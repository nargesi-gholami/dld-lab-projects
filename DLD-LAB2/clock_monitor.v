==> flow/design.v <==
`timescale 1ps/1ps
module clock_monitor (input clk,rst,input ring_up, input [7:0]PSImin,PSImax,PIOset,FRO_min,
	 output[7:0] setPeriod ,output fail,output reg [7:0] cnt );
reg [7:0] count;
reg up;
reg init;
always@(ring_up)begin
up = 1'b0;
init = 1'b0;
	if(ring_up == 1'b1)
		up = 1'b1;
	else
		init = 1'b1;
end
always@(posedge clk, posedge rst)begin
	if(rst)
		cnt <= 8'b0;
	else
		begin
			if(up)
				cnt <= cnt + 8'b00000001;
			else if(init)
				cnt <= 8'b0;
		end
end
assign setPeriod = (PSImin > PIOset) ? PSImin : (PSImax < PIOset) ? PSImax : PIOset; 
assign fail = ( FRO_min*3 -  cnt > 8'b00000000) ? 1'b0 : 1'b1;
endmodule
Reports on clock_monitor. What the tools print for clock_monitor, step after step. Line numbers count from 1 in the design file above. Operators: Yosys type, input widths -> output width; for muxes data width and select width s. Library cell names are shortened. A cell with - has no value.

Top: clock_monitor. Clock port: clk. Cell library: sky130hd. Timing corner: tt_025C_1v80.

After elaboration. Yosys after proc, flatten, opt, wreduce and memory -nomap, before mapping. Memory bits, and registers merged into a memory's read port (data or address), are not among the register bits. Print and check cells are not counted. Equal cells are merged and count once.

Add/subtract/negate cells: 2. Under multiply operators stands 1. Under magnitude comparators stands 3. The figure for equal/unequal tests is 1. The figure for multiplexer cells is 6.

Operator list (number): $gt 32x1->1 const B (1); $mux 8 (4); $mul 8x2->10 const B (1); $sub 10x8->11 (1); $add 8x1->8 const B (1); $gt 8x8->1 (1); $lt 8x8->1 (1); $ne 2x1->1 const B (1); $mux 1 (2).

The entry for register bits after elaboration reads 8. The figure for bits of input ports is 35. Under cells after elaboration stands 14.

Depth. Yosys ltp: most cells in a row. Word level: on the elaborated netlist, between registers, memories and ports. Mapped: between sequential cells and ports; inverters and the memories' decode and read muxes count.

The figure for word-level depth is 4. ABC_AREA: 1. For mapped depth the number is 15.

Netlist. Source: synth_stat.txt of the flow (Yosys; design flattened, memories mapped). It holds for the ABC_AREA given above (unset counts as 0); a run with the other value may have another netlist. Totals and module areas in this step are rounded.

Under mapped cells stands 275. The entry for chip area (Yosys) reads 1700 µm². Sequential area: 200 µm². The figure for mapped flip-flops is 8.

Cell types: ha_1 (number 27, area in all 337.824 µm²); nand2_1 (number 80, area in all 300.288 µm²); inv_1 (number 67, area in all 251.491 µm²); dfrtp_1 (number 8, area in all 200.192 µm²); fa_1 (number 8, area in all 160.154 µm²); nand3_1 (number 31, area in all 155.149 µm²); a21oi_1 (number 16, area in all 80.077 µm²); nor2_1 (number 14, area in all 52.55 µm²); o21ai_0 (number 5, area in all 25.024 µm²); o21a_1 (number 3, area in all 22.522 µm²); nand2_2 (number 3, area in all 18.768 µm²); nand4_1 (number 2, area in all 12.512 µm²); nand2_4 (number 1, area in all 11.261 µm²); nand3_2 (number 1, area in all 10.01 µm²); nor3_2 (number 1, area in all 10.01 µm²); o21ai_1 (number 2, area in all 10.01 µm²); a21boi_0 (number 1, area in all 7.507 µm²); nand3b_1 (number 1, area in all 7.507 µm²).

Not listed: further types 4, cells in them 4.

Path before layout. OpenSTA on the mapped netlist: ideal clock, no wires. The path of least setup slack (recovery checks aside). Input and output delay are each 20% of the period. Register names are those of the netlist, which keeps one name where synthesis merged equal registers.

Kind: input-to-output. Start point: input port FRO_min[1]. End point: output port fail. For clock period the number is 4.21 ns. Under external input delay stands 0.842 ns. Output delay: 0.842 ns. For data arrival time the number is 2.694 ns. The entry for data required time reads 3.368 ns. The entry for setup slack reads 0.674 ns. The figure for delay of the path is 1.852 ns. For stages on the path the number is 15. The entry for buffers on the path reads 0. The figure for synthesis period reached is 3.536 ns.

"delay of the path" is the arrival time less input delay plus setup time. At an output port there is no setup time. "stages on the path": output pins that drive a net of the path, with the launching flip-flop's if there is one; two outputs of one cell count as two. "synthesis period reached" = period - worst setup slack (recovery checks aside). The figure is calculated, with input and output delays left at 20% of the set period. The rows between start and end are the longest chain of elaborated cells between them; the timing report does not say that the signal goes this way. Where chains are equally long, one stands for them. Each line given opens the expression or statement behind the cell; cells for indexed reads and writes are added by Yosys, which also makes memories of some case tables.

Cell sequence: inv_1 -> fa_1 -> inv_1 -> ha_1 -> inv_1 -> fa_1 -> inv_1 -> nand2_1 -> nand2_1 -> nand2_1 -> nand2_1 -> nand3_1 -> nor2_1 -> nand3_1 -> nor3_2. The entry for length of the longest elaborated chain reads 4. The entry for elaborated cells between the ends (all ways) reads 4. Classes of those cells: 1 x add/sub; 1 x mul; 1 x compare; 1 x mux.

Ends and longest elaborated chain, post-synthesis: from (decl) (line 2) `module clock_monitor (input clk,rst,input ring_up, input [7:0]PSImin,PSImax,PIOset,FRO_min,`; $mul 8x2->10 (line 27) `assign fail = ( FRO_min*3 -  cnt > 8'b00000000) ? 1'b0 : 1'b1;`; $sub 10x8->11 (line 27); $gt 32x1->1 (line 27); $mux 1 (line 27); to (decl) (line 3) `output[7:0] setPeriod ,output fail,output reg [7:0] cnt );`.

Path in the finished layout. From the final timing report of run B: the path of least setup slack in the routed layout; clock arrival at registers is part of the times.

Kind: input-to-output. Start point: input port FRO_min[5]. End point: output port fail. For clock period the number is 3.75 ns. Under external input delay stands 0.75 ns. Output delay: 0.75 ns. For data arrival time the number is 3.12 ns. The entry for data required time reads 3.00 ns. The entry for setup slack reads -0.12 ns. For stages on the path the number is 13. The entry for buffers on the path reads 2.

The rows between start and end are the longest chain of elaborated cells between them; the timing report does not say that the signal goes this way. Where chains are equally long, one stands for them.

Cell sequence: clkdlybuf4s50_1 -> inv_1 -> fa_1 -> inv_1 -> ha_1 -> nand2_1 -> inv_1 -> a21oi_1 -> nand2_1 -> nand2_1 -> nand3_1 -> nor3_2 -> buf_2. The entry for length of the longest elaborated chain reads 4. The entry for elaborated cells between the ends (all ways) reads 4. Classes of those cells: 1 x add/sub; 1 x mul; 1 x compare; 1 x mux.

Ends and longest elaborated chain, after layout: from (decl) (line 2) `module clock_monitor (input clk,rst,input ring_up, input [7:0]PSImin,PSImax,PIOset,FRO_min,`; $mul 8x2->10 (line 27) `assign fail = ( FRO_min*3 -  cnt > 8'b00000000) ? 1'b0 : 1'b1;`; $sub 10x8->11 (line 27); $gt 32x1->1 (line 27); $mux 1 (line 27); to (decl) (line 3) `output[7:0] setPeriod ,output fail,output reg [7:0] cnt );`.

Appendix: measured runs

Flow measurements of clock_monitor on sky130hd: 2 stored runs with different settings, listed in no order. Input and output delays are each 20% of the period that was set; the output load is 0.01 pF. "reached clock period" means the clock period less the worst setup slack. The figure is calculated, with input and output delays left at 20% of the set period. "worst path time" means the part of the period allowed to the worst setup path (the constraints hold back 20% at inputs and 20% at outputs) less its slack; where the path has registers, the arrival times of their clocks count too. By "total design power" is meant OpenSTA's value without simulated activity: inputs other than the clock are taken to toggle once in ten clock periods, and the tool carries that through the logic. Values from the reports are rounded here.

Files of run A:
==> flow/run.sh <==
#!/bin/bash
# the make line also repeats the synthesis and layout settings of config.mk as NAME=value (left out here)
make -C /OpenROAD-flow-scripts/flow DESIGN_CONFIG=/design/flow/config.mk WORK_HOME=/design/flow/orfs CLKGATE_MAP_FILE= finish
==> flow/config.mk <==
export PLATFORM = sky130hd
export DESIGN_NAME = clock_monitor
export DESIGN_NICKNAME = clock_monitor
export VERILOG_FILES = /design/flow/design.v
export SDC_FILE = /design/flow/constraint.sdc
export NUM_CORES = 4
export LEC_CHECK = 0
export ABC_AREA = 1
export CAP_MARGIN = 20
export CELL_PAD_IN_SITES_GLOBAL_PLACEMENT = 1
export CORE_ASPECT_RATIO = 1.82
export CORE_MARGIN = 4
export CORE_UTILIZATION = 59
export GPL_ROUTABILITY_DRIVEN = 1
export MAX_ROUTING_LAYER = met4
export PLACE_DENSITY_LB_ADDON = 0.07
export SLEW_MARGIN = 20
export TNS_END_PERCENT = 70
==> flow/constraint.sdc <==
create_clock -name core_clock -period 4.8 [get_ports {clk}]
set_input_delay 0.9600 -clock core_clock [delete_from_list [all_inputs] [get_ports {clk}]]
set_output_delay 0.9600 -clock core_clock [all_outputs]
set_load 0.01 [all_outputs]

Outcome of run A: not finished: placement ended with error FLW-0024.

Files of run B:
==> flow/run.sh <==
#!/bin/bash
# the make line also repeats the synthesis and layout settings of config.mk as NAME=value (left out here)
make -C /OpenROAD-flow-scripts/flow DESIGN_CONFIG=/design/flow/config.mk WORK_HOME=/design/flow/orfs CLKGATE_MAP_FILE= finish
==> flow/config.mk <==
export PLATFORM = sky130hd
export DESIGN_NAME = clock_monitor
export DESIGN_NICKNAME = clock_monitor
export VERILOG_FILES = /design/flow/design.v
export SDC_FILE = /design/flow/constraint.sdc
export NUM_CORES = 4
export LEC_CHECK = 0
export ABC_AREA = 1
export CAP_MARGIN = 20
export CORE_MARGIN = 8
export CORE_UTILIZATION = 23
export CTS_CLUSTER_DIAMETER = 386
export PLACE_DENSITY_LB_ADDON = 0.08
export SETUP_SLACK_MARGIN = -0.29
export SLEW_MARGIN = 20
==> flow/constraint.sdc <==
create_clock -name core_clock -period 3.75 [get_ports {clk}]
set_input_delay 0.7500 -clock core_clock [delete_from_list [all_inputs] [get_ports {clk}]]
set_output_delay 0.7500 -clock core_clock [all_outputs]
set_load 0.01 [all_outputs]

Results of run B. The total die area comes to 10000 µm². The sum of negative setup slack stands at -0.12 ns. The chip area after synthesis (Yosys) stands at 1700 µm². The standard-cell area after routing stands at 2500 µm². The reached clock period comes to 3.869 ns. The worst path time comes to 2.37 ns. Kind of the worst setup path: input-to-output. The worst setup slack after layout reads -0.12 ns. The utilization after layout reads 35 %. The measured total design power is 0.55 mW. The measured worst hold slack is 0.52 ns.
